==> flow/design.v <==
module btn_onepulse (
    input  wire clk,    
    input  wire btn,    
    output wire pulse   
);
    reg [1:0] sync = 2'b00;  
    always @(posedge clk) begin
        sync <= {sync[0], btn};   
    end
    assign pulse = sync[0] & ~sync[1];
endmodule
module myALU_top_basys3 #(  
    parameter integer DATA_WIDTH = 8   
)(
    input  wire        clk100,         
    input  wire [15:0] sw,             
    input  wire        btnL,           
    input  wire        btnR,           
    input  wire        btnC,           
    input  wire        btnU,           
    output wire [15:0] led             
);
    wire e1_p, e2_p, e3_p;
    btn_onepulse u_p1 (.clk(clk100), .btn(btnL), .pulse(e1_p));
    btn_onepulse u_p2 (.clk(clk100), .btn(btnR), .pulse(e2_p));
    btn_onepulse u_p3 (.clk(clk100), .btn(btnC), .pulse(e3_p));
    wire [DATA_WIDTH-1:0] result;
    wire zero, neg, carry, overflow;
    myALU #(
        .DATA_WIDTH(DATA_WIDTH)
    ) u_core (
        .clk      (clk100),
        .reset    (btnU),
        .e1       (e1_p),
        .e2       (e2_p),
        .e3       (e3_p),
        .data     (sw[DATA_WIDTH-1:0]),   
        .result   (result),
        .zero     (zero),
        .carry    (carry),
        .overflow (overflow),
        .neg      (neg)
    );
    assign led[DATA_WIDTH-1:0] = result;   
    assign led[DATA_WIDTH]     = zero;     
    assign led[9]              = neg;      
    assign led[10]             = carry;    
    assign led[11]             = overflow; 
    assign led[15:12]          = 4'b0;     
endmodule
`default_nettype none
module myALU #(
    parameter integer DATA_WIDTH   = 8,   
    parameter integer OPCODE_WIDTH = 6    
)(
    input  wire                   clk,     
    input  wire                   reset,   
    input  wire                   e1,      
    input  wire                   e2,      
    input  wire                   e3,      
    input  wire [DATA_WIDTH-1:0]  data,    
    output reg  [DATA_WIDTH-1:0]  result,  
    output wire                   zero,    
    output reg                    carry,   
    output reg                    overflow,  
    output wire                   neg      
);
    reg [DATA_WIDTH-1:0] A, B;
    reg [OPCODE_WIDTH-1:0] Op;
    localparam [OPCODE_WIDTH-1:0] OP_ADD = 6'b100000;  
    localparam [OPCODE_WIDTH-1:0] OP_SUB = 6'b100010;  
    localparam [OPCODE_WIDTH-1:0] OP_AND = 6'b100100;  
    localparam [OPCODE_WIDTH-1:0] OP_OR  = 6'b100101;  
    localparam [OPCODE_WIDTH-1:0] OP_XOR = 6'b100110;  
    localparam [OPCODE_WIDTH-1:0] OP_NOR = 6'b100111;  
    localparam [OPCODE_WIDTH-1:0] OP_SRL = 6'b000010;  
    localparam [OPCODE_WIDTH-1:0] OP_SRA = 6'b000011;  
    localparam integer SHAMT_WIDTH = 3; 
    wire [2:0] shamt = B[SHAMT_WIDTH-1:0];  
    reg [8:0] add9, sub9;
    always @(posedge clk) begin
        if (reset) begin
            A  <= 8'h00;
            B  <= 8'h00;
            Op <= OP_ADD;  
        end 
        else begin
            if (e1) A  <= data;                     
            if (e2) B  <= data;                     
            if (e3) Op <= data[OPCODE_WIDTH-1:0];   
        end
    end
    always @* begin
        result   = {DATA_WIDTH{1'b0}};
        carry    = 1'b0;
        overflow = 1'b0;
        case (Op)
            OP_ADD: begin
                add9   = {1'b0, A} + {1'b0, B};    
                result = add9[DATA_WIDTH-1:0];     
                carry  = add9[DATA_WIDTH];         
                overflow = (~A[DATA_WIDTH-1] & ~B[DATA_WIDTH-1] &  result[DATA_WIDTH-1]) |
                           ( A[DATA_WIDTH-1] &  B[DATA_WIDTH-1] & ~result[DATA_WIDTH-1]);  
            end
            OP_SUB: begin
                sub9   = {1'b0, A} + {1'b0, ~B} + 9'd1;  
                result = sub9[DATA_WIDTH-1:0];
                carry  = sub9[DATA_WIDTH];  
                overflow = (~A[DATA_WIDTH-1] &  B[DATA_WIDTH-1] &  result[DATA_WIDTH-1]) |
                           ( A[DATA_WIDTH-1] & ~B[DATA_WIDTH-1] & ~result[DATA_WIDTH-1]);
            end
            OP_AND: result = A & B;              
            OP_OR : result = A | B;              
            OP_XOR: result = A ^ B;              
            OP_NOR: result = ~(A | B);           
            OP_SRL: result = A >>  shamt;        
            OP_SRA: result = $signed(A) >>> shamt;  
            default: result = {DATA_WIDTH{1'b0}};  
        endcase
    end
    assign zero = (result == {DATA_WIDTH{1'b0}});  
    assign neg  = result[DATA_WIDTH-1];            
endmodule
# --- Step by step through the tools: myALU_top_basys3 ---
# What the tools print for myALU_top_basys3, step after step.
# Lines are those of the file above, counted from 1.
# Operators carry their Yosys type and port widths (W data, S select, Z words).
inputs:
  top: "myALU_top_basys3"
  clock: "clk100"
  lib: "sky130hd"
  lib_corner: "tt_025C_1v80"

# --- Word level ---
# Counts by Yosys on the flattened word-level netlist (proc, flatten, opt, wreduce; memories kept). Register bits leave out memories and registers merged into their read ports (data or address); mux counts leave out enables and synchronous resets folded into registers. Print and check cells are left out. Cells with the same type and inputs are merged into one.
bits:
  reg_bits: 28
  input_bits: 21
  output_inout_bits: 16
  elab_cells: 48
classes:
  n_addsub: 3
  n_eq: 8
  shift: 2
  muxes: 3
  bitwise: 25
  reduce_and_logical: 1
ops:
  columns: ["op", "n"]
  rows:
  - ["$pmux W8 S8", 1]
  - ["$eq A6 B6 Y1 const B", 6]
  - ["$add A8 B8 Y9", 2]
  - ["$not A8 Y8", 2]
  - ["$eq A6 B2 Y1 const B", 2]
  - ["$and A1 B1 Y1", 11]
  - ["$add A9 B1 Y9 const B", 1]
  - ["$shr A8 B3 Y8", 1]
  - ["$sshr A8 B3 Y8", 1]
  - ["$and A8 B8 Y8", 1]
  - ["$or A8 B8 Y8", 1]
  - ["$xor A8 B8 Y8", 1]
  - ["$logic_not A8 Y1", 1]
  - ["$not A1 Y1", 7]
  - ["$pmux W1 S2", 2]
  - ["$or A1 B1 Y1", 2]

# --- Depth ---
# Longest topological path by Yosys (ltp), each cell counted once; first at word level (registers and memories cut), then after technology mapping (sequential cells cut; the memories' decode and read muxes count).
depth:
  word_depth: 7
  abc_area: 0
  mapped_depth: 12
  depth_no_buf: 11

# --- Synthesis result ---
# The flow's flattened synthesis, as Yosys stat reports it; memories are mapped. The netlist is that of the ABC_AREA named above (0 if unset); the other value can give another one.
# Totals and module areas in this step are rounded.
mapped:
  cell_count: 316
  yosys_area_mm2: 0.0026
  ff_cells: 28
types:
  columns: ["type", "n", "type_area_um2"]
  rows:
  - ["sky130_fd_sc_hd__dfxtp_1", 28, 560.538]
  - ["sky130_fd_sc_hd__ha_1", 25, 312.8]
  - ["sky130_fd_sc_hd__mux2i_1", 21, 210.202]
  - ["sky130_fd_sc_hd__nand2_1", 44, 165.158]
  - ["sky130_fd_sc_hd__a21oi_1", 25, 125.12]
  - ["sky130_fd_sc_hd__buf_4", 15, 112.608]
  - ["sky130_fd_sc_hd__xnor2_1", 12, 105.101]
  - ["sky130_fd_sc_hd__inv_1", 25, 93.84]
  - ["sky130_fd_sc_hd__mux4_1", 3, 78.826]
  - ["sky130_fd_sc_hd__mux4_2", 3, 67.565]
  - ["sky130_fd_sc_hd__nor2_1", 18, 67.565]
  - ["sky130_fd_sc_hd__o21ai_0", 11, 55.053]
  - ["sky130_fd_sc_hd__fa_1", 2, 40.038]
  - ["sky130_fd_sc_hd__nor3_1", 8, 40.038]
  - ["sky130_fd_sc_hd__a211oi_1", 5, 37.536]
  - ["sky130_fd_sc_hd__clkbuf_1", 10, 37.536]
  - ["sky130_fd_sc_hd__o211ai_1", 5, 37.536]
  - ["sky130_fd_sc_hd__xor2_1", 3, 26.275]
# Not listed: further types 36, cells in them 53.
# By module: a second synthesis without flattening, with its own total; a netlist apart from the flattened one above.
hier_totals:
  cells_unflattened: 315
  hier_area_mm2: 0.002646
# Rows give one instance, submodules left out.
modules:
  columns: ["module", "n_inst", "n_cells", "mod_area_mm2", "seq_area_mm2"]
  rows:
  - ["myALU #(DATA_WIDTH=8)", 1, 297, 0.002421, 0.0004404]
  - ["btn_onepulse", 3, 3, 0.0000538, 0.00004]
  - ["myALU_top_basys3", 1, 9, 0.0000638, 0]

# --- Timing after synthesis ---
# OpenSTA on the mapped netlist: ideal clock, no wires. The path of least setup slack (recovery checks aside). Input and output delay are each 20% of the period. Register names are those of the netlist, which keeps one name where synthesis merged equal registers.
synth_path:
  kind: "register to output"
  start: "register u_core.B[1]"
  end: "output led[8]"
  tclk_ns: 4.15
  output_delay_ns: 0.830
  t_arrival_ns: 2.943
  slack_ns: 0.377
  delay_ns: 2.943
  driving_pins: 13
  n_path_buf: 3
  synth_period_reached_ns: 3.773
# "delay_ns" is the arrival time less input delay plus setup time.
# A path that ends at an output port has no setup time.
# "driving_pins" counts driving pins, that of a launching flip-flop among them; a cell with two outputs on the path counts twice.
# "synth_period_reached_ns" is the clock period less the worst setup slack; recovery checks do not enter. This is arithmetic on one report: input and output delays are still those of the set period (20% each).
# The rows between start and end are the longest chain of elaborated cells between them; the timing report does not say that the signal goes this way. Where chains are equally long, one stands for them.
# A line is the first line of the expression or statement that the cell stems from. Yosys adds cells for indexed reads and writes and turns some case tables into memories.
synth_between:
  cell_sequence: "sky130_fd_sc_hd__dfxtp_1 sky130_fd_sc_hd__clkbuf_1 sky130_fd_sc_hd__buf_4 sky130_fd_sc_hd__inv_1 sky130_fd_sc_hd__fa_1 sky130_fd_sc_hd__mux2i_1 sky130_fd_sc_hd__xnor2_1 sky130_fd_sc_hd__a2bb2oi_1 sky130_fd_sc_hd__o221ai_1 sky130_fd_sc_hd__or3b_1 sky130_fd_sc_hd__or4_1 sky130_fd_sc_hd__nor4_2 sky130_fd_sc_hd__buf_4"
  elab_chain_cells: 5
  cells_between: 12
  cone_classes: "add/sub: 3; shift: 2; mux: 1; logic: 5; reduce/logical: 1"
synth_lines:
  columns: ["element", "line", "rtl"]
  rows:
  - ["from (decl)", 68, "reg [DATA_WIDTH-1:0] A, B;"]
  - ["from (assign)", 84, "B  <= 8'h00;"]
  - ["from (assign)", 89, "if (e2) B  <= data;"]
  - ["$not A8 Y8", 106, "sub9   = {1'b0, A} + {1'b0, ~B} + 9'd1;"]
  - ["$add A8 B8 Y9", 106, null]
  - ["$add A9 B1 Y9", 106, null]
  - ["$pmux W8 S8", 97, "case (Op)"]
  - ["$logic_not A8 Y1", 121, "assign zero = (result == {DATA_WIDTH{1'b0}});"]
  - ["to (decl)", 21, "output wire [15:0] led"]

# --- Timing after layout ---
# From the final timing report of run 1: the path of least setup slack in the routed layout; clock arrival at registers is part of the times.
layout_path:
  kind: "register to output"
  start: "register u_core.A[0]"
  end: "output led[8]"
  tclk_ns: 2.9
  output_delay_ns: 0.58
  t_arrival_ns: 3.07
  slack_ns: -0.75
  driving_pins: 13
  n_path_buf: 1
# The rows between start and end are the longest chain of elaborated cells between them; the timing report does not say that the signal goes this way. Where chains are equally long, one stands for them.
layout_between:
  cell_sequence: "sky130_fd_sc_hd__dfxtp_2 sky130_fd_sc_hd__inv_2 sky130_fd_sc_hd__ha_2 sky130_fd_sc_hd__inv_1 sky130_fd_sc_hd__fa_2 sky130_fd_sc_hd__mux2i_2 sky130_fd_sc_hd__xnor2_1 sky130_fd_sc_hd__a2bb2oi_2 sky130_fd_sc_hd__o221ai_2 sky130_fd_sc_hd__or3b_1 sky130_fd_sc_hd__or4_4 sky130_fd_sc_hd__nor4_2 sky130_fd_sc_hd__buf_2"
  elab_chain_cells: 4
  cells_between: 11
  cone_classes: "add/sub: 3; shift: 2; mux: 1; logic: 4; reduce/logical: 1"
layout_lines:
  columns: ["element", "line", "rtl"]
  rows:
  - ["from (decl)", 68, "reg [DATA_WIDTH-1:0] A, B;"]
  - ["from (assign)", 83, "A  <= 8'h00;"]
  - ["from (assign)", 88, "if (e1) A  <= data;"]
  - ["$add A8 B8 Y9", 106, "sub9   = {1'b0, A} + {1'b0, ~B} + 9'd1;"]
  - ["$add A9 B1 Y9", 106, null]
  - ["$pmux W8 S8", 97, "case (Op)"]
  - ["$logic_not A8 Y1", 121, "assign zero = (result == {DATA_WIDTH{1'b0}});"]
  - ["to (decl)", 21, "output wire [15:0] led"]

Subject: myALU_top_basys3 on sky130hd, stored results

Hello all,

myALU_top_basys3 through Yosys and OpenROAD on sky130hd: 2 stored runs, unordered, with their settings and measured results. The constraints put input and output delay at 20% of the set period each and load the outputs with 0.01 pF.
"achievedPeriod_ns" means the clock period less the worst setup slack. The figure is calculated, with input and output delays left at 20% of the set period.
"critical_path_time_ns" is the time allowed to the run's worst setup path (the clock period less input and output delay, where it has them) less its slack. Clock arrival times count: a late capture clock shortens it, a late launch clock lengthens it.
"power_total_uw" rests on the timing tool's default activity at the inputs, not on a simulated workload.
The measured numbers are rounded.

--- run 1 ---
==> flow/run.sh <==
#!/bin/bash
# the make line also repeats the synthesis and layout settings of config.mk as NAME=value (left out here)
make -C /OpenROAD-flow-scripts/flow DESIGN_CONFIG=/design/flow/config.mk WORK_HOME=/design/flow/orfs CLKGATE_MAP_FILE= finish
==> flow/config.mk <==
export PLATFORM = sky130hd
export DESIGN_NAME = myALU_top_basys3
export DESIGN_NICKNAME = myALU_top_basys3
export VERILOG_FILES = /design/flow/design.v
export SDC_FILE = /design/flow/constraint.sdc
export NUM_CORES = 4
export LEC_CHECK = 0
export CAP_MARGIN = 20
export CELL_PAD_IN_SITES_DETAIL_PLACEMENT = 1
export CORE_ASPECT_RATIO = 1.57
export CORE_MARGIN = 5
export CORE_UTILIZATION = 36
export MIN_ROUTING_LAYER = met1
export PLACE_DENSITY_LB_ADDON = 0.21
export SLEW_MARGIN = 30
export TNS_END_PERCENT = 100
==> flow/constraint.sdc <==
create_clock -name core_clock -period 2.9 [get_ports {clk100}]
set_input_delay 0.5800 -clock core_clock [delete_from_list [all_inputs] [get_ports {clk100}]]
set_output_delay 0.5800 -clock core_clock [all_outputs]
set_load 0.01 [all_outputs]

==> results, as YAML <==
results:
  critical_path_time_ns: 3.07
  path_kind: "register to output"
  achievedPeriod_ns: 3.650
  worstSetupSlack_ns: -0.750
  final_hold_ws_ns: 0.361
  yosys.chip_area_mm2: 0.0026
  total_negative_slack_ns: -2.352
  utilization_pct: 53.9
  final_cell_area_mm2: 0.003769
  power_total_uw: 1171
  die_area_mm2: 0.009065

--- run 2 ---
==> flow/run.sh <==
#!/bin/bash
# the make line also repeats the synthesis and layout settings of config.mk as NAME=value (left out here)
make -C /OpenROAD-flow-scripts/flow DESIGN_CONFIG=/design/flow/config.mk WORK_HOME=/design/flow/orfs CLKGATE_MAP_FILE= finish
==> flow/config.mk <==
export PLATFORM = sky130hd
export DESIGN_NAME = myALU_top_basys3
export DESIGN_NICKNAME = myALU_top_basys3
export VERILOG_FILES = /design/flow/design.v
export SDC_FILE = /design/flow/constraint.sdc
export NUM_CORES = 4
export LEC_CHECK = 0
export CAP_MARGIN = 20
export CORE_MARGIN = 2
export CORE_UTILIZATION = 40
export SETUP_SLACK_MARGIN = -0.29
export SLEW_MARGIN = 20
==> flow/constraint.sdc <==
create_clock -name core_clock -period 4.68 [get_ports {clk100}]
set_input_delay 0.9360 -clock core_clock [delete_from_list [all_inputs] [get_ports {clk100}]]
set_output_delay 0.9360 -clock core_clock [all_outputs]
set_load 0.01 [all_outputs]

==> results, as YAML <==
results:
  critical_path_time_ns: 3.61
  path_kind: "register to output"
  achievedPeriod_ns: 4.541
  worstSetupSlack_ns: 0.139
  final_hold_ws_ns: 0.357
  yosys.chip_area_mm2: 0.0026
  total_negative_slack_ns: 0.000
  utilization_pct: 45.6
  final_cell_area_mm2: 0.002877
  power_total_uw: 621.1
  die_area_mm2: 0.007161

Thanks
