==> flow/design.v <==
`timescale 1ns/1ps
`default_nettype none
module basys3_uart_alu (
  input  wire clk100mhz,
  input  wire btn_reset,    
  input  wire uart_rxd,
  output wire uart_txd
);
  reg [1:0] rst_sync;
  always @(posedge clk100mhz or posedge btn_reset) begin
    if (btn_reset) rst_sync <= 2'b11;
    else           rst_sync <= {rst_sync[0], 1'b0};
  end
  wire rst = rst_sync[1];
  localparam integer CLK_FREQ_HZ = 100_000_000;
  localparam integer BAUD        = 115200;
  reg        tx_start;
  reg  [7:0] tx_data;
  wire       tx_busy;
  wire       txd;
  wire [7:0] rx_data;
  wire       rx_valid;
  wire       rx_ferr;
  uart #(
    .CLK_FREQ_HZ(CLK_FREQ_HZ),
    .BAUD(BAUD)
  ) u_uart (
    .clk     (clk100mhz),
    .rst     (rst),
    .tx_start(tx_start),
    .tx_data (tx_data),
    .tx_busy (tx_busy),
    .txd     (txd),
    .rxd     (uart_rxd),
    .rx_data (rx_data),
    .rx_valid(rx_valid),
    .rx_ferr (rx_ferr)
  );
  assign uart_txd = txd;
  reg        e1, e2, e3;
  reg  [7:0] data_bus;
  wire [7:0] alu_result;
  wire       alu_zero, alu_neg, alu_carry, alu_overflow;
  myALU u_alu (
    .clk      (clk100mhz),
    .reset    (rst),
    .e1       (e1),
    .e2       (e2),
    .e3       (e3),
    .data     (data_bus),
    .result   (alu_result),
    .zero     (alu_zero),
    .carry    (alu_carry),
    .overflow (alu_overflow),
    .neg      (alu_neg)
  );
  wire [7:0] flags_byte = {4'b0000, alu_overflow, alu_carry, alu_neg, alu_zero};
  localparam [7:0] HDR_IN  = 8'hAA;
  localparam [7:0] HDR_OUT = 8'h55;
  reg [7:0] op_reg, a_reg, b_reg;
  localparam [4:0]
    S_IDLE         = 5'd0,
    S_GET_OP       = 5'd1,
    S_GET_A        = 5'd2,
    S_GET_B        = 5'd3,
    S_LOAD_A       = 5'd4,
    S_LOAD_B       = 5'd5,
    S_LOAD_O       = 5'd6,
    S_SH_LOAD      = 5'd7,
    S_SH_WAITBUSY  = 5'd8,
    S_SH_WAITIDLE  = 5'd9,
    S_SR_LOAD      = 5'd10,
    S_SR_WAITBUSY  = 5'd11,
    S_SR_WAITIDLE  = 5'd12,
    S_SF_LOAD      = 5'd13,
    S_SF_WAITBUSY  = 5'd14,
    S_SF_WAITIDLE  = 5'd15;
  reg [4:0] st;
  always @(posedge clk100mhz or posedge rst) begin
    if (rst) begin
      st       <= S_IDLE;
      op_reg   <= 8'h00;
      a_reg    <= 8'h00;
      b_reg    <= 8'h00;
      data_bus <= 8'h00;
      e1       <= 1'b0;
      e2       <= 1'b0;
      e3       <= 1'b0;
      tx_start <= 1'b0;
      tx_data  <= 8'h00;
    end else begin
      e1 <= 1'b0; e2 <= 1'b0; e3 <= 1'b0;
      tx_start <= 1'b0;
      case (st)
        S_IDLE: begin
          if (rx_valid && !rx_ferr && rx_data == HDR_IN) st <= S_GET_OP;
        end
        S_GET_OP: if (rx_valid && !rx_ferr) begin
          if (rx_data == HDR_IN) st <= S_GET_OP;   
          else begin op_reg <= rx_data; st <= S_GET_A; end
        end
        S_GET_A: if (rx_valid && !rx_ferr) begin
          if (rx_data == HDR_IN) st <= S_GET_OP;
          else begin a_reg <= rx_data; st <= S_GET_B; end
        end
        S_GET_B: if (rx_valid && !rx_ferr) begin
          if (rx_data == HDR_IN) st <= S_GET_OP;
          else begin b_reg <= rx_data; st <= S_LOAD_A; end
        end
        S_LOAD_A: begin data_bus <= a_reg; e1 <= 1'b1; st <= S_LOAD_B; end
        S_LOAD_B: begin data_bus <= b_reg; e2 <= 1'b1; st <= S_LOAD_O; end
        S_LOAD_O: begin data_bus <= op_reg; e3 <= 1'b1; st <= S_SH_LOAD; end
        S_SH_LOAD:     begin if (!tx_busy) begin tx_data <= HDR_OUT; tx_start <= 1'b1; st <= S_SH_WAITBUSY; end end
        S_SH_WAITBUSY: begin if ( tx_busy) begin                     st <= S_SH_WAITIDLE; end end
        S_SH_WAITIDLE: begin if (!tx_busy) begin                               st <= S_SR_LOAD;    end end
        S_SR_LOAD:     begin if (!tx_busy) begin tx_data <= alu_result; tx_start <= 1'b1; st <= S_SR_WAITBUSY; end end
        S_SR_WAITBUSY: begin if ( tx_busy) begin                                   st <= S_SR_WAITIDLE; end end
        S_SR_WAITIDLE: begin if (!tx_busy) begin                                   st <= S_SF_LOAD;     end end
        S_SF_LOAD:     begin if (!tx_busy) begin tx_data <= flags_byte; tx_start <= 1'b1; st <= S_SF_WAITBUSY; end end
        S_SF_WAITBUSY: begin if ( tx_busy) begin                                   st <= S_SF_WAITIDLE; end end
        S_SF_WAITIDLE: begin if (!tx_busy) begin                                   st <= S_IDLE;        end end
        default: st <= S_IDLE;
      endcase
    end
  end
endmodule
`default_nettype wire
`default_nettype none
module myALU #(
    parameter integer DATA_WIDTH   = 8,   
    parameter integer OPCODE_WIDTH = 6    
)(
    input  wire                   clk,     
    input  wire                   reset,   
    input  wire                   e1,      
    input  wire                   e2,      
    input  wire                   e3,      
    input  wire [DATA_WIDTH-1:0]  data,    
    output reg  [DATA_WIDTH-1:0]  result,  
    output wire                   zero,    
    output reg                    carry,   
    output reg                    overflow,  
    output wire                   neg      
);
    reg [DATA_WIDTH-1:0] A, B;
    reg [OPCODE_WIDTH-1:0] Op;
    localparam [OPCODE_WIDTH-1:0] OP_ADD = 6'b100000;  
    localparam [OPCODE_WIDTH-1:0] OP_SUB = 6'b100010;  
    localparam [OPCODE_WIDTH-1:0] OP_AND = 6'b100100;  
    localparam [OPCODE_WIDTH-1:0] OP_OR  = 6'b100101;  
    localparam [OPCODE_WIDTH-1:0] OP_XOR = 6'b100110;  
    localparam [OPCODE_WIDTH-1:0] OP_NOR = 6'b100111;  
    localparam [OPCODE_WIDTH-1:0] OP_SRL = 6'b000010;  
    localparam [OPCODE_WIDTH-1:0] OP_SRA = 6'b000011;  
    localparam integer SHAMT_WIDTH = 3; 
    wire [2:0] shamt = B[SHAMT_WIDTH-1:0];  
    reg [8:0] add9, sub9;
    always @(posedge clk) begin
        if (reset) begin
            A  <= 8'h00;
            B  <= 8'h00;
            Op <= OP_ADD;  
        end 
        else begin
            if (e1) A  <= data;                     
            if (e2) B  <= data;                     
            if (e3) Op <= data[OPCODE_WIDTH-1:0];   
        end
    end
    always @* begin
        result   = {DATA_WIDTH{1'b0}};
        carry    = 1'b0;
        overflow = 1'b0;
        case (Op)
            OP_ADD: begin
                add9   = {1'b0, A} + {1'b0, B};    
                result = add9[DATA_WIDTH-1:0];     
                carry  = add9[DATA_WIDTH];         
                overflow = (~A[DATA_WIDTH-1] & ~B[DATA_WIDTH-1] &  result[DATA_WIDTH-1]) |
                           ( A[DATA_WIDTH-1] &  B[DATA_WIDTH-1] & ~result[DATA_WIDTH-1]);  
            end
            OP_SUB: begin
                sub9   = {1'b0, A} + {1'b0, ~B} + 9'd1;  
                result = sub9[DATA_WIDTH-1:0];
                carry  = sub9[DATA_WIDTH];  
                overflow = (~A[DATA_WIDTH-1] &  B[DATA_WIDTH-1] &  result[DATA_WIDTH-1]) |
                           ( A[DATA_WIDTH-1] & ~B[DATA_WIDTH-1] & ~result[DATA_WIDTH-1]);
            end
            OP_AND: result = A & B;              
            OP_OR : result = A | B;              
            OP_XOR: result = A ^ B;              
            OP_NOR: result = ~(A | B);           
            OP_SRL: result = A >>  shamt;        
            OP_SRA: result = $signed(A) >>> shamt;  
            default: result = {DATA_WIDTH{1'b0}};  
        endcase
    end
    assign zero = (result == {DATA_WIDTH{1'b0}});  
    assign neg  = result[DATA_WIDTH-1];            
endmodule
`timescale 1ns/1ps
`default_nettype none
module uart #(
  parameter integer CLK_FREQ_HZ = 50_000_000,
  parameter integer BAUD        = 115200
)(
  input  wire clk,
  input  wire rst,
  input  wire        tx_start,
  input  wire [7:0]  tx_data,
  output wire        tx_busy,
  output wire        txd,
  input  wire        rxd,
  output wire [7:0]  rx_data,
  output wire        rx_valid,
  output wire        rx_ferr
);
  wire tick16;
  uart_baudgen #(
    .CLK_FREQ_HZ(CLK_FREQ_HZ),
    .BAUD(BAUD)
  ) u_baud (
    .clk(clk), .rst(rst),
    .tick16(tick16)
  );
  uart_tx #(.DATA_BITS(8)) u_tx (
    .clk(clk), .rst(rst),
    .tick16(tick16),
    .start(tx_start),
    .data(tx_data),
    .tx(txd),
    .busy(tx_busy)
  );
  uart_rx #(.DATA_BITS(8)) u_rx (
    .clk(clk), .rst(rst),
    .tick16(tick16),
    .rx(rxd),
    .data(rx_data),
    .data_valid(rx_valid),
    .framing_error(rx_ferr)
  );
endmodule
`default_nettype wire
`timescale 1ns/1ps
`default_nettype none
module uart_baudgen #(
  parameter integer CLK_FREQ_HZ = 50_000_000,
  parameter integer BAUD        = 115200
)(
  input  wire clk,
  input  wire rst,
  output reg  tick16     
);
  localparam integer DIV_CALC = (CLK_FREQ_HZ / (BAUD * 16));
  localparam integer DIV      = (DIV_CALC < 1) ? 1 : DIV_CALC;
  localparam integer CNT_W = (DIV <= 1) ? 1 : $clog2(DIV);
  reg [CNT_W-1:0] cnt = {CNT_W{1'b0}};
  always @(posedge clk or posedge rst) begin
    if (rst) begin
      cnt    <= 0;
      tick16 <= 1'b0;
    end else begin
      if (cnt == DIV-1) begin
        cnt    <= 0;
        tick16 <= 1'b1;
      end else begin
        cnt    <= cnt + 1'b1;
        tick16 <= 1'b0;
      end
    end
  end
endmodule
`default_nettype wire
`timescale 1ns/1ps
`default_nettype none
module uart_rx #(
  parameter integer DATA_BITS = 8
)(
  input  wire clk,
  input  wire rst,
  input  wire tick16,          
  input  wire rx,              
  output reg  [DATA_BITS-1:0] data,
  output reg  data_valid,      
  output reg  framing_error    
);
  localparam [1:0] S_IDLE=0, S_START=1, S_DATA=2, S_STOP=3;
  reg [1:0] state = S_IDLE;
  reg [3:0] sub = 4'd0;  
  reg [$clog2(DATA_BITS):0] bitcnt = 0;
  reg [DATA_BITS-1:0] shreg = {DATA_BITS{1'b0}};
  reg rx_q1=1'b1, rx_q2=1'b1;
  always @(posedge clk) begin
    rx_q1 <= rx;
    rx_q2 <= rx_q1;
  end
  always @(posedge clk or posedge rst) begin
    if (rst) begin
      state         <= S_IDLE;
      sub           <= 4'd0;
      bitcnt        <= 0;
      shreg         <= {DATA_BITS{1'b0}};
      data          <= {DATA_BITS{1'b0}};
      data_valid    <= 1'b0;
      framing_error <= 1'b0;
    end else begin
      data_valid    <= 1'b0;  
      if (tick16) begin
        case (state)
          S_IDLE: begin
            framing_error <= 1'b0;
            if (rx_q2 == 1'b0) begin       
              state <= S_START;
              sub   <= 4'd0;
            end
          end
          S_START: begin
            sub <= sub + 4'd1;
            if (sub == 4'd7) begin         
              if (rx_q2 == 1'b0) begin
                sub    <= 4'd0;
                bitcnt <= 0;
                state  <= S_DATA;          
              end else begin
                state <= S_IDLE;           
              end
            end
          end
          S_DATA: begin
            sub <= sub + 4'd1;
            if (sub == 4'd15) begin        
              sub         <= 4'd0;
              shreg       <= {rx_q2, shreg[DATA_BITS-1:1]};  
              bitcnt      <= bitcnt + 1'b1;
              if (bitcnt == DATA_BITS-1) begin
                state <= S_STOP;
              end
            end
          end
          S_STOP: begin
            sub <= sub + 4'd1;
            if (sub == 4'd15) begin        
              sub <= 4'd0;
              data <= shreg;
              data_valid <= 1'b1;
              framing_error <= (rx_q2 != 1'b1);
              state <= S_IDLE;
            end
          end
        endcase
      end
    end
  end
endmodule
`default_nettype wire
`timescale 1ns/1ps
`default_nettype none
module uart_tx #(
  parameter integer DATA_BITS = 8
)(
  input  wire clk,
  input  wire rst,
  input  wire tick16,          
  input  wire start,           
  input  wire [DATA_BITS-1:0] data,
  output reg  tx,              
  output reg  busy             
);
  reg [3:0] sub = 4'd0;        
  wire bit_tick = tick16 && (sub == 4'd15);
  localparam [1:0] S_IDLE=0, S_START=1, S_DATA=2, S_STOP=3;
  reg [1:0] state = S_IDLE;
  reg [DATA_BITS-1:0] shreg = {DATA_BITS{1'b0}};
  reg [$clog2(DATA_BITS):0] bitcnt = 0;
  always @(posedge clk or posedge rst) begin
    if (rst) begin
      tx     <= 1'b1;    
      busy   <= 1'b0;
      state  <= S_IDLE;
      sub    <= 4'd0;
      shreg  <= {DATA_BITS{1'b0}};
      bitcnt <= 0;
    end else begin
      if (tick16) sub <= sub + 4'd1;
      case (state)
        S_IDLE: begin
          tx   <= 1'b1;
          busy <= 1'b0;
          sub  <= 4'd0;
          if (start) begin
            busy   <= 1'b1;
            shreg  <= data;
            bitcnt <= 0;
            state  <= S_START;
            tx     <= 1'b0;  
          end
        end
        S_START: begin
          if (bit_tick) begin
            state <= S_DATA;
            tx    <= shreg[0];         
          end
        end
        S_DATA: begin
          if (bit_tick) begin
            shreg <= {1'b0, shreg[DATA_BITS-1:1]};
            bitcnt <= bitcnt + 1'b1;
            if (bitcnt == DATA_BITS-1) begin
              state <= S_STOP;
              tx    <= 1'b1;           
            end else begin
              tx    <= shreg[1];       
            end
          end
        end
        S_STOP: begin
          if (bit_tick) begin
            state <= S_IDLE;           
            tx    <= 1'b1;
            busy  <= 1'b0;
          end
        end
      endcase
    end
  end
endmodule
`default_nettype wire
-- Tool chain data of basys3_uart_alu
What the tools print for basys3_uart_alu, step after step.
Line numbers count from 1 in the design file above.
Cell names lack the library's common part.
The mark - stands for no value.
- design top: basys3_uart_alu
- clock input: clk100mhz
- standard-cell library: sky130hd
- library corner: tt_025C_1v80

-- Elaborated design
Source: Yosys, flattened and elaborated, memories not mapped. Widths are those after wreduce. Registers that Yosys merges into a memory's read port (data or address) are not register bits. Print and check cells do not count.
- add/sub/neg operators: 8
- noted equality and inequality tests: 60
- shift operators at 2
- mux-type cells at 75
- noted bitwise operators: 21
- noted reduce/logical cells: 34
- operators by type and width (kind ; number):
    case mux 5 bit (select 16 bit) ; 1
    two-way mux 5 bit ; 13
    case mux 8 bit (select 8 bit) ; 1
    case mux 8 bit (select 3 bit) ; 2
    != test 2 bit (second input constant) ; 21
    == test 6 bit (second input constant) ; 7
    == test 5 x 4 -> 1 bit (second input constant) ; 8
    two-way mux 4 bit ; 10
    two-way mux 8 bit ; 5
    two-way mux 2 bit ; 13
    AND reduction 3 bit ; 8
    == test 5 x 3 -> 1 bit (second input constant) ; 4
    adder 8 x 8 -> 9 bit ; 2
    two-way mux 1 bit ; 17
    adder 4 x 1 -> 4 bit (second input constant) ; 4
    inverter 8 bit ; 2
    case mux 8 bit (select 2 bit) ; 1
    case mux 4 bit (select 2 bit) ; 2
    case mux 2 bit (select 4 bit) ; 2
    AND reduction 13 bit ; 1
    == test 4 x 3 -> 1 bit (second input constant) ; 3
    == test 6 x 2 -> 1 bit (second input constant) ; 2
    case mux 4 bit (select 3 bit) ; 1
    nonzero test 2 bit ; 5
    == test 5 x 2 -> 1 bit (second input constant) ; 2
    adder 9 x 1 -> 9 bit (second input constant) ; 1
    AND 1 bit ; 8
    == test 2 bit (second input constant) ; 4
Other operator kinds: 31; their cells: 50.
- noted bits in registers: 130
- output and inout bits: 1

-- Depth
Longest topological path by Yosys (ltp), each cell counted once; first at word level (registers and memories cut), then after technology mapping (sequential cells cut; the memories' decode and read muxes count).
- depth in word-level cells at 9
- noted ABC_AREA: 0
- mapped depth at 11
- depth with buffers taken out at 11

-- Mapped cells and area
Yosys stat after the flow's synthesis: flattened, memories mapped to cells. It holds for the ABC_AREA given above (unset counts as 0); a run with the other value may have another netlist.
- cell types (cell ; number ; total area (µm²)):
    dfrtp_1 ; 111 ; 2.78E+03
    dfxtp_1 ; 24 ; 480.461
    ha_1 ; 37 ; 462.944
    mux2_2 ; 37 ; 416.65
    mux2i_1 ; 33 ; 330.317
    nor2_1 ; 86 ; 322.81
    nand2_1 ; 79 ; 296.534
    o21ai_0 ; 33 ; 165.158
    a21oi_1 ; 32 ; 160.154
    inv_1 ; 41 ; 153.898
    mux4_2 ; 5 ; 112.608
    dfstp_2 ; 4 ; 105.101
    xnor2_1 ; 12 ; 105.101
    o221a_2 ; 8 ; 90.086
    xor2_1 ; 10 ; 87.584
    a22oi_1 ; 11 ; 82.579
    nand3b_1 ; 10 ; 75.072
    a211oi_1 ; 9 ; 67.565
Other cell types: 55; their cells: 156.
- noted cell count: 738
- chip area (Yosys) at 7422.1 µm²
- sequential part of the area at 3363.2 µm²
- mapped flip-flops: 139
- noted buffer cells: 33
The figures by module come from a second, unflattened synthesis with its own total; it is not the netlist above.
- cell total of the unflattened synthesis at 740
- area total of the unflattened synthesis: 7718.7 µm²
Each row is one instance without its submodules.
- by module (module ; times used ; cells ; area (µm²) ; seq. area (µm²)):
    myALU ; 1 ; 296 ; 2434.8 ; 440.4
    basys3_uart_alu ; 1 ; 192 ; 2422.3 ; 1505.2
    uart_rx #(DATA_BITS=8) ; 1 ; 109 ; 1397.6 ; 740.7
    uart_tx #(DATA_BITS=8) ; 1 ; 115 ; 1149.9 ; 501.7
    uart_baudgen ; 1 ; 28 ; 314.1 ; 175.2
    uart ; 1 ; 0 ; 0.0 ; 0.0

-- Path before layout
Path of least setup slack by OpenSTA after synthesis, without wires, with an ideal clock, recovery checks aside; 20% of the period is set as input and as output delay. Where synthesis merged equal registers, the netlist keeps one of their names.
- kind: flip-flop to flip-flop
- start: register rst_sync[1]
- end: register u_alu.Op[5]
- noted period: 4.47 ns
- noted data arrival time: 2.755 ns
- slack: 1.466 ns
- path delay: 3.005 ns
- noted driving pins on the path: 3
- noted path buffers: 0
- noted period reached after synthesis: 3.004 ns
"path delay" = arrival - input delay + setup time.
"driving pins on the path": output pins that drive a net of the path, with the launching flip-flop's if there is one; two outputs of one cell count as two.
"period reached after synthesis" = period - worst setup slack (recovery checks aside). The figure is calculated, with input and output delays left at 20% of the set period.
- path through: dfstp_2 > inv_1 > nand2_1
- length of the longest elaborated chain: 0
- elaborated cells on any way between the ends at 0
- RTL lines with such cells at 0
- ends and longest elaborated chain, post-synthesis (element ; RTL line ; text):
    start: declaration ; 9 ; reg [1:0] rst_sync;
    start: assignment ; 11 ; if (btn_reset) rst_sync <= 2'b11;
    start: assignment ; 12 ; else           rst_sync <= {rst_sync[0], 1'b0};
    end: assignment ; 162 ; Op <= OP_ADD;
    end: assignment ; 167 ; if (e3) Op <= data[OPCODE_WIDTH-1:0];
    end: declaration ; 146 ; reg [OPCODE_WIDTH-1:0] Op;

-- Worst path after layout
From the final timing report of entry A: the path of least setup slack in the routed layout; clock arrival at registers is part of the times.
- kind: flip-flop to flip-flop
- start: register u_alu.A[0]
- end: register tx_data[4]
- noted period: 2.47 ns
- noted data arrival time: 2.72 ns
- slack: 0.05 ns
- noted driving pins on the path: 13
- noted path buffers: 1
A register here has more assigning lines than the two given.
- path through: dfxtp_2 > inv_1 > ha_2 > inv_1 > fa_2 > nand2b_1 > a221oi_1 > a31o_2 > xnor2_1 > a211oi_2 > buf_4 > a21oi_1 > o22a_1
- ends and longest elaborated chain, post-layout (element ; RTL line ; text):
    start: declaration ; 145 ; reg [DATA_WIDTH-1:0] A, B;
    start: assignment ; 160 ; A  <= 8'h00;
    start: assignment ; 165 ; if (e1) A  <= data;
    end: assignment ; 90 ; tx_data  <= 8'h00;
    end: assignment ; 113 ; S_SH_LOAD:     begin if (!tx_busy) begin tx_data <= HDR_OUT; tx_start <= 1'b1; st <= S_SH_WAITBUSY; end end
    end: declaration ; 18 ; reg  [7:0] tx_data;
No chain of elaborated cells between the ends is given.

# Flow runs of basys3_uart_alu

Measured data: module basys3_uart_alu, platform sky130hd, 2 stored runs of the flow under differing settings, order arbitrary. Input and output delays are each 20% of the period that was set; the output load is 0.01 pF.
"worst setup path time" = time allowed to the worst setup path (clock period - input delay - output delay, where it has them) - its slack; a late launch clock adds to it, a late capture clock takes from it.

Entry A
Settings were period_ns = 2.47; CORE_UTILIZATION = 65; HOLD_SLACK_MARGIN = -0.02; CORE_MARGIN = 7; CELL_PAD_IN_SITES_GLOBAL_PLACEMENT = 0; CAP_MARGIN = 25; MAX_ROUTING_LAYER = met5; SLEW_MARGIN = 20
- noted the utilization after routing: 0.776
- mapped cell area after synthesis: 7422.1 µm²
- post-route worst hold slack at 0.327 ns
- die footprint at 14607.1 µm²
- standard-cell area of the final layout at 8521.9 µm²
- worst setup path time: 2.42 ns
- kind of the worst setup path: flip-flop to flip-flop
- total negative setup slack at 0.000 ns
- worst setup slack after layout: 0.049 ns

Entry B
Settings were period_ns = 2.3; CORE_UTILIZATION = 20; SETUP_SLACK_MARGIN = 0.62; PLACE_DENSITY = 0.61; HOLD_SLACK_MARGIN = 0.06; CORE_ASPECT_RATIO = 0.63; CELL_PAD_IN_SITES_DETAIL_PLACEMENT = 2; GPL_ROUTABILITY_DRIVEN = 0; CTS_CLUSTER_DIAMETER = 64; CAP_MARGIN = 20; CORE_MARGIN = 2; SLEW_MARGIN = 20
- noted the utilization after routing: 0.28
- mapped cell area after synthesis: 7422.1 µm²
- post-route worst hold slack at 0.336 ns
- die footprint at 38709.2 µm²
- standard-cell area of the final layout at 10142.2 µm²
- worst setup path time: 2.54 ns
- kind of the worst setup path: flip-flop to flip-flop
- total negative setup slack at -0.989 ns
- worst setup slack after layout: -0.238 ns
